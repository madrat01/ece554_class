==> flow/design.v <==
module UART_rcv(clk,rst_n,RX,rdy,rx_data,clr_rdy);
input clk,rst_n;			 
input RX;					 
input clr_rdy;			 
output rdy;				 
output [7:0] rx_data;		 
typedef enum reg {IDLE, RX_STATE} asdf;
asdf n100, n001;
reg [8:0] n002;
reg [3:0] n003;
reg [8:0] n004;
reg rdy;
reg n005, n006;
logic n007, n008, n009;
wire shift;
always_ff @(posedge clk or negedge rst_n)
  if (!rst_n)
    n100 <= IDLE;
  else
    n100 <= n001;
always_ff @(posedge clk or negedge rst_n)
  if (!rst_n)
    n003 <= 4'b0000;
  else if (n007)
    n003 <= 4'b0000;
  else if (shift)
    n003 <= n003+1;
always_ff @(posedge clk or negedge rst_n)
  if (!rst_n)
    n004 <= 217;			
  else if (n007)
    n004 <= 217;			
  else if (shift)
    n004 <= 434;			
  else if (n009)
    n004 <= n004-1;		
always_ff @(posedge clk)
  if (shift)
    n002 <= {n006,n002[8:1]};
always @(posedge clk or negedge rst_n)
  if (!rst_n)
    rdy <= 1'b0;
  else if (n007 || clr_rdy)
    rdy <= 1'b0;
  else if (n008)
    rdy <= 1'b1;
always_ff @(posedge clk or negedge rst_n)
  if (!rst_n)
    begin
      n005 <= 1'b1;
      n006 <= 1'b1;
    end
  else
    begin
      n005 <= RX;
      n006 <= n005;
    end
always_comb
  begin
    n007         = 0;
    n008    	  = 0;
    n009     = 0;
    n001     = IDLE;
    case (n100)
      IDLE : begin
        if (!n006)
          begin
            n001 = RX_STATE;
            n007 = 1;
          end
        else n001 = IDLE;
      end
      default : begin
        if (n003==4'b1010)
          begin
            n008 = 1;
            n001 = IDLE;
          end
        else
          n001 = RX_STATE;
        n009 = 1;
      end
    endcase
  end
assign shift = ~|n004;
assign rx_data = n002[7:0];
endmodule
Tool chain data of UART_rcv
The steps from the RTL of UART_rcv to its reports follow in flow order. Line numbers count from 1 in the design file above. Not given: -

Top module: UART_rcv. Clock port: clk. Library: sky130hd. Timing corner: tt_025C_1v80.

Word-level counts
Yosys after proc, flatten, opt, wreduce and memory -nomap, before mapping. Memory bits, and registers merged into a memory's read port (data or address), are not among the register bits. Print and check cells are not counted. Equal cells are merged and count once.

Latch bits: 0. The figure for input bits is 4. For bits in read-only memories the number is 0. For flip-flop bits (word level) the number is 26. The entry for clocked read ports x word width reads 0. Under RAM bits stands 0. Under output and inout port bits stands 9. Under memories kept stands 0. Word-level cells: 28.

The figure for equality and inequality tests is 3. The figure for multipliers is 0. For $add $sub $neg the number is 2. The figure for shift-type cells is 0. For bitwise operators the number is 0. Multiplexer cells: 13. The figure for div/mod/pow operators is 0. Order comparisons: 0. For reduce/logical cells the number is 3.

Operator list (count): two-way mux 9 bit (3); subtractor 9 x 1 -> 9 bit (second input constant) (1); OR reduction 9 bit (1); two-way mux 4 bit (2); two-way mux 1 bit (8); adder 4 x 1 -> 4 bit (second input constant) (1); equality test 4 bit (second input constant) (1); inequality test 3 x 2 -> 1 bit (second input constant) (1); inequality test 2 x 1 -> 1 bit (second input constant) (1); nonzero test 2 bit (1); logical OR 1 bit (1).

Depth
Depth = most cells in a row (Yosys ltp): at word level without a register or memory, in the mapped netlist without a sequential cell, where the memories' decode and read muxes count.

For depth after elaboration the number is 5. For ABC_AREA the number is 0. Under mapped depth stands 7. Depth with buffers taken out: 6.

Mapped cells and area
The flow's flattened synthesis, as Yosys stat reports it; memories are mapped. The netlist is that of the ABC_AREA named above (0 if unset); the other value can give another one. The area totals of this step are shown rounded.

For buffers the number is 11. Under flip-flops stands 26. The entry for sequential part of the area reads 704 µm². The entry for mapped area reads 1210 µm². The figure for cells in the netlist is 101.

Cell types: sky130_fd_sc_hd__edfxtp_1 (count 9, area in all 270.259 µm²); sky130_fd_sc_hd__dfrtp_1 (count 10, area in all 250.24 µm²); sky130_fd_sc_hd__dfstp_2 (count 7, area in all 183.926 µm²); sky130_fd_sc_hd__buf_4 (count 8, area in all 60.058 µm²); sky130_fd_sc_hd__ha_1 (count 3, area in all 37.536 µm²); sky130_fd_sc_hd__xnor2_1 (count 4, area in all 35.034 µm²); sky130_fd_sc_hd__nor2_1 (count 9, area in all 33.782 µm²); sky130_fd_sc_hd__inv_1 (count 7, area in all 26.275 µm²); sky130_fd_sc_hd__o21ai_0 (count 5, area in all 25.024 µm²); sky130_fd_sc_hd__a211oi_1 (count 3, area in all 22.522 µm²); sky130_fd_sc_hd__a21oi_1 (count 4, area in all 20.019 µm²); sky130_fd_sc_hd__mux2i_1 (count 2, area in all 20.019 µm²); sky130_fd_sc_hd__nor3_4 (count 1, area in all 16.266 µm²); sky130_fd_sc_hd__o21a_1 (count 2, area in all 15.014 µm²); sky130_fd_sc_hd__a31oi_1 (count 2, area in all 12.512 µm²); sky130_fd_sc_hd__nor2b_1 (count 2, area in all 12.512 µm²); sky130_fd_sc_hd__nor4_2 (count 1, area in all 12.512 µm²); sky130_fd_sc_hd__or3_1 (count 2, area in all 12.512 µm²).

Other cell types: 18; their cells: 20.

Worst setup path after synthesis
Path of least setup slack by OpenSTA after synthesis, without wires, with an ideal clock, recovery checks aside; 20% of the period is set as input and as output delay. Where synthesis merged equal registers, the netlist keeps one of their names.

Path type: reg-to-reg. Start point: reg n004[1]. End point: reg n003[1]. Arrival time: 1.733 ns. The entry for delay of the path reads 1.866 ns. Under buffers on the path stands 1. The entry for setup time reads 0.133 ns. Stages: 8. Path slack: 0.183 ns. The entry for required time reads 1.917 ns. The entry for launch time at the first pin reads 0.000 ns. Clock period: 2.05 ns. Under period reached after synthesis stands 1.867 ns.

"delay of the path" is the arrival time less input delay plus setup time. "stages": output pins that drive a net of the path, with the launching flip-flop's if there is one; two outputs of one cell count as two. "period reached after synthesis" is the clock period less the worst setup slack; recovery checks do not enter. This is arithmetic on one report: input and output delays are still those of the set period (20% each). Between the ends stands the longest chain of elaborated cells between them, by number of cells; it is not shown to be the way that was timed. Of several equally long chains one is given. Each line given opens the expression or statement behind the cell; cells for indexed reads and writes are added by Yosys, which also makes memories of some case tables. At most two assigning lines are given for a register; there are more.

Cell sequence: sky130_fd_sc_hd__dfrtp_1 -> sky130_fd_sc_hd__inv_1 -> sky130_fd_sc_hd__ha_1 -> sky130_fd_sc_hd__or3b_1 -> sky130_fd_sc_hd__nor3_4 -> sky130_fd_sc_hd__buf_6 -> sky130_fd_sc_hd__mux2i_1 -> sky130_fd_sc_hd__nor2_1. Under cells in the longest elaborated chain stands 3. The figure for elaborated cells on any way between the ends is 4. For source lines of those cells the number is 3. Those cells by class: 1 x eq/ne; 2 x mux; 1 x reduce/logical.

Ends and longest elaborated chain, post-synthesis: from (decl) (line 11) `reg [8:0] n004;`; from (assign) (line 30) `n004 <= 217;`; from (assign) (line 36) `n004 <= n004-1;`; OR reduction 9 bit (line 85) `assign shift = ~|n004;`; two-way mux 4 bit (line 26) `else if (shift)`; two-way mux 4 bit (line 24) `else if (n007)`; to (assign) (line 23) `n003 <= 4'b0000;`; to (assign) (line 27) `n003 <= n003+1;`; to (decl) (line 10) `reg [3:0] n003;`.

Path in the finished layout
From the final timing report of job 2: the path of least setup slack in the routed layout; clock arrival at registers is part of the times.

Path type: reg-to-reg. Start point: reg n004[4]. End point: reg n002[1]. Stages: 5. The entry for required time reads 2.08 ns. The entry for setup time reads 0.25 ns. Clock period: 2.01 ns. The entry for launch time at the first pin reads 0.33 ns. Arrival time: 1.93 ns. Path slack: 0.15 ns. Under buffers on the path stands 2.

Between the ends stands the longest chain of elaborated cells between them, by number of cells; it is not shown to be the way that was timed. Of several equally long chains one is given. At most two assigning lines are given for a register; there are more.

Cell sequence: sky130_fd_sc_hd__dfstp_2 -> sky130_fd_sc_hd__or4_4 -> sky130_fd_sc_hd__nor3_4 -> sky130_fd_sc_hd__buf_4 -> sky130_fd_sc_hd__clkbuf_16. Under cells in the longest elaborated chain stands 1. The figure for elaborated cells on any way between the ends is 1. For source lines of those cells the number is 1. Those cells by class: 1 x reduce/logical.

Ends and longest elaborated chain, post-layout: from (decl) (line 11) `reg [8:0] n004;`; from (assign) (line 30) `n004 <= 217;`; from (assign) (line 36) `n004 <= n004-1;`; OR reduction 9 bit (line 85) `assign shift = ~|n004;`; to (assign) (line 39) `n002 <= {n006,n002[8:1]};`; to (decl) (line 9) `reg [8:0] n002;`.

## Implementation results

Stored flow runs of UART_rcv (2 of them; Yosys, OpenROAD, sky130hd). They differ in their settings and are not a sequence. Constraints: input delay and output delay 20% of the set period each, output load 0.01 pF. "clock period reached" means the clock period less the worst setup slack. The figure is calculated, with input and output delays left at 20% of the set period. "time of the worst setup path" means the part of the period allowed to the worst setup path (the constraints hold back 20% at inputs and 20% at outputs) less its slack; where the path has registers, the arrival times of their clocks count too. By "power" is meant OpenSTA's value without simulated activity: inputs other than the clock are taken to toggle once in ten clock periods, and the tool carries that through the logic. Results are given in rounded form.

Files of job 1:
==> flow/run.sh <==
#!/bin/bash
# the make line also repeats the synthesis and layout settings of config.mk as NAME=value (left out here)
make -C /OpenROAD-flow-scripts/flow DESIGN_CONFIG=/design/flow/config.mk WORK_HOME=/design/flow/orfs CLKGATE_MAP_FILE= finish
==> flow/config.mk <==
export PLATFORM = sky130hd
export DESIGN_NAME = UART_rcv
export DESIGN_NICKNAME = UART_rcv
export VERILOG_FILES = /design/flow/design.v
export SDC_FILE = /design/flow/constraint.sdc
export NUM_CORES = 4
export LEC_CHECK = 0
export ABC_AREA = 1
export CAP_MARGIN = 20
export CELL_PAD_IN_SITES_DETAIL_PLACEMENT = 1
export CORE_MARGIN = 8
export CORE_UTILIZATION = 68
export PLACE_DENSITY_LB_ADDON = 0.04
export SLEW_MARGIN = 30
export TNS_END_PERCENT = 30
==> flow/constraint.sdc <==
create_clock -name core_clock -period 2.4 [get_ports {clk}]
set_input_delay 0.4800 -clock core_clock [delete_from_list [all_inputs] [get_ports {clk}]]
set_output_delay 0.4800 -clock core_clock [all_outputs]
set_load 0.01 [all_outputs]

Outcome of job 1: unfinished; error DPL-0033 in placement.

Files of job 2:
==> flow/run.sh <==
#!/bin/bash
# the make line also repeats the synthesis and layout settings of config.mk as NAME=value (left out here)
make -C /OpenROAD-flow-scripts/flow DESIGN_CONFIG=/design/flow/config.mk WORK_HOME=/design/flow/orfs CLKGATE_MAP_FILE= finish
==> flow/config.mk <==
export PLATFORM = sky130hd
export DESIGN_NAME = UART_rcv
export DESIGN_NICKNAME = UART_rcv
export VERILOG_FILES = /design/flow/design.v
export SDC_FILE = /design/flow/constraint.sdc
export NUM_CORES = 4
export LEC_CHECK = 0
export CAP_MARGIN = 20
export CORE_MARGIN = 2
export CORE_UTILIZATION = 40
export SETUP_SLACK_MARGIN = 0.23
export SLEW_MARGIN = 20
==> flow/constraint.sdc <==
create_clock -name core_clock -period 2.01 [get_ports {clk}]
set_input_delay 0.4020 -clock core_clock [delete_from_list [all_inputs] [get_ports {clk}]]
set_output_delay 0.4020 -clock core_clock [all_outputs]
set_load 0.01 [all_outputs]

Results of job 2. For the total die area the run shows 3480 µm². For the post-layout utilization the run shows 53.9%. The worst-case hold slack comes to 0.370 ns. The measured synthesis area is 1210 µm². The clock period reached stands at 1.859 ns. The time of the worst setup path stands at 1.86 ns. Critical path type: reg-to-reg. The total negative slack on setup checks comes to 0.000 ns. The standard-cell area after layout stands at 1510 µm². The lowest setup slack comes to 0.151 ns. The power comes to 931 µW.
